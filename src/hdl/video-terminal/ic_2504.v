==> flow/design.v <==
`timescale 1ns / 1ps
module ic_2504(
    input clk,
    input si,
    output so
    );
    reg [1023:0] tmp;
    always @(posedge clk)
    begin
        tmp <= {tmp[1022:0], si};
    end
    assign so = tmp[1023];
    initial begin
        tmp <= 0;
    end
endmodule
# == Reports on ic_2504 ==
# What the tools print for ic_2504, step after step.
# Line numbers count from 1 in the design file above.
# Operators carry their Yosys type and port widths (W data, S select, Z words).
# Cell names lack the library's common part.
# A cell with n/a has no value.
# setup
top_module,ic_2504
clk_port,clk
cell_library,sky130hd
corner,tt_025C_1v80

# == After elaboration ==
# Counts by Yosys on the flattened word-level netlist (proc, flatten, opt, wreduce; memories kept). Register bits leave out memories and registers merged into their read ports (data or address); mux counts leave out enables and synchronous resets folded into registers. Print and check cells are left out. Cells with the same type and inputs are merged into one.
# word_totals
reg_bits,1024
elab_cells,1

# == Logic depth ==
# Longest topological path by Yosys (ltp), each cell counted once; first at word level (registers and memories cut), then after technology mapping (sequential cells cut; the memories' decode and read muxes count).
# depth
depth_word,0
abc_area,0
depth_mapped,0
mapped_depth_nobuf,0

# == Synthesis result ==
# Yosys stat after the flow's synthesis: flattened, memories mapped to cells. It holds for the ABC_AREA given above (unset counts as 0); a run with the other value may have another netlist.
# synth_totals
stdcells,1024
yosys_area_mm2,0.0204997
ffs,1024
buf_cells,0
# types
cell_type,n,type_area_um2
dfxtp_1,1024,2.05E+04

# == Timing after synthesis ==
# OpenSTA on the mapped netlist: ideal clock, no wires. The path of least setup slack (recovery checks aside). Input and output delay are each 20% of the period. Register names are those of the netlist, which keeps one name where synthesis merged equal registers.
# synth_timing
path_kind,reg-to-output
start,register tmp[1023]
end,output port so
clock_period_ns,0.504
output_delay_ns,0.101
t_first_pin_ns,0.000
arrival_time_ns,0.331
required_ns,0.403
path_slack_ns,0.072
delay_ns,0.331
driving_pins,1
period_less_setup_slack_ns,0.432
# "delay_ns" = arrival - input delay + setup time.
# At an output port there is no setup time.
# "driving_pins": output pins that drive a net of the path, with the launching flip-flop's if there is one; two outputs of one cell count as two.
# "period_less_setup_slack_ns" = period - worst setup slack (recovery checks aside). The figure is calculated, with input and output delays left at 20% of the set period.
# synth_between
path_cell_list,dfxtp_1
elab_chain_cells,0
cone_cells,0
# synth_rtl
element,line,rtl
start: declaration,7,reg [1023:0] tmp;
start: assignment,10,"tmp <= {tmp[1022:0], si};"
end: declaration,5,output so

# == Path in the finished layout ==
# From the final timing report of job 1: the path of least setup slack in the routed layout; clock arrival at registers is part of the times.
# layout_timing
path_kind,reg-to-output
start,register tmp[1023]
end,output port so
clock_period_ns,0.347
output_delay_ns,0.07
t_first_pin_ns,0.61
arrival_time_ns,1.03
required_ns,0.28
path_slack_ns,-0.75
driving_pins,2
# layout_between
path_cell_list,dfxtp_2 -> buf_6
elab_chain_cells,0
cone_cells,0
# layout_rtl
element,line,rtl
start: declaration,7,reg [1023:0] tmp;
start: assignment,10,"tmp <= {tmp[1022:0], si};"
end: declaration,5,output so

# Flow measurements of ic_2504 on sky130hd: 2 stored runs with different settings, listed in no order. Input and output delays are each 20% of the period that was set; the output load is 0.01 pF.
# "achieved_clock_period_ns" is the run's clock period less its worst setup slack. It is reckoned from that one timing run; input and output delays stay at 20% of the period that was set.
# "timing.worst_path_ns": the worst setup path's part of the clock period (all of it between registers, 20% less for each end at a port) less its slack. A launch clock that arrives late makes it longer, a capture clock that arrives late makes it shorter.
# "totalPower_w" rests on the timing tool's default activity at the inputs, not on a simulated workload.
# A setting shown as n/a is not set for that run.
run,period_ns,CORE_UTILIZATION,SETUP_SLACK_MARGIN,PLACE_DENSITY_LB_ADDON,CELL_PAD_IN_SITES_GLOBAL_PLACEMENT,TNS_END_PERCENT,SLEW_MARGIN,MAX_ROUTING_LAYER,CAP_MARGIN,CORE_MARGIN,finalUtil_pct,achieved_clock_period_ns,final_hold_ws_ns,total_negative_slack_ns,worst_setup_slack_ns,timing.worst_path_ns,worst_path_kind,totalPower_w,synthArea_mm2,die_footprint_mm2,final_cell_area_mm2
job 1,0.347,35,0.01,0.07,2,35,0,met4,20,2,42.8,1.097,-0.065,-50.346,-0.750,1.03,reg-to-output,0.221208,0.0204997,0.0605234,0.0247512
job 2,0.822,40,n/a,n/a,n/a,n/a,20,n/a,20,2,48.3,1.183,0.310,-0.361,-0.361,1.02,reg-to-output,0.090305,0.0204997,0.0530749,0.0243196
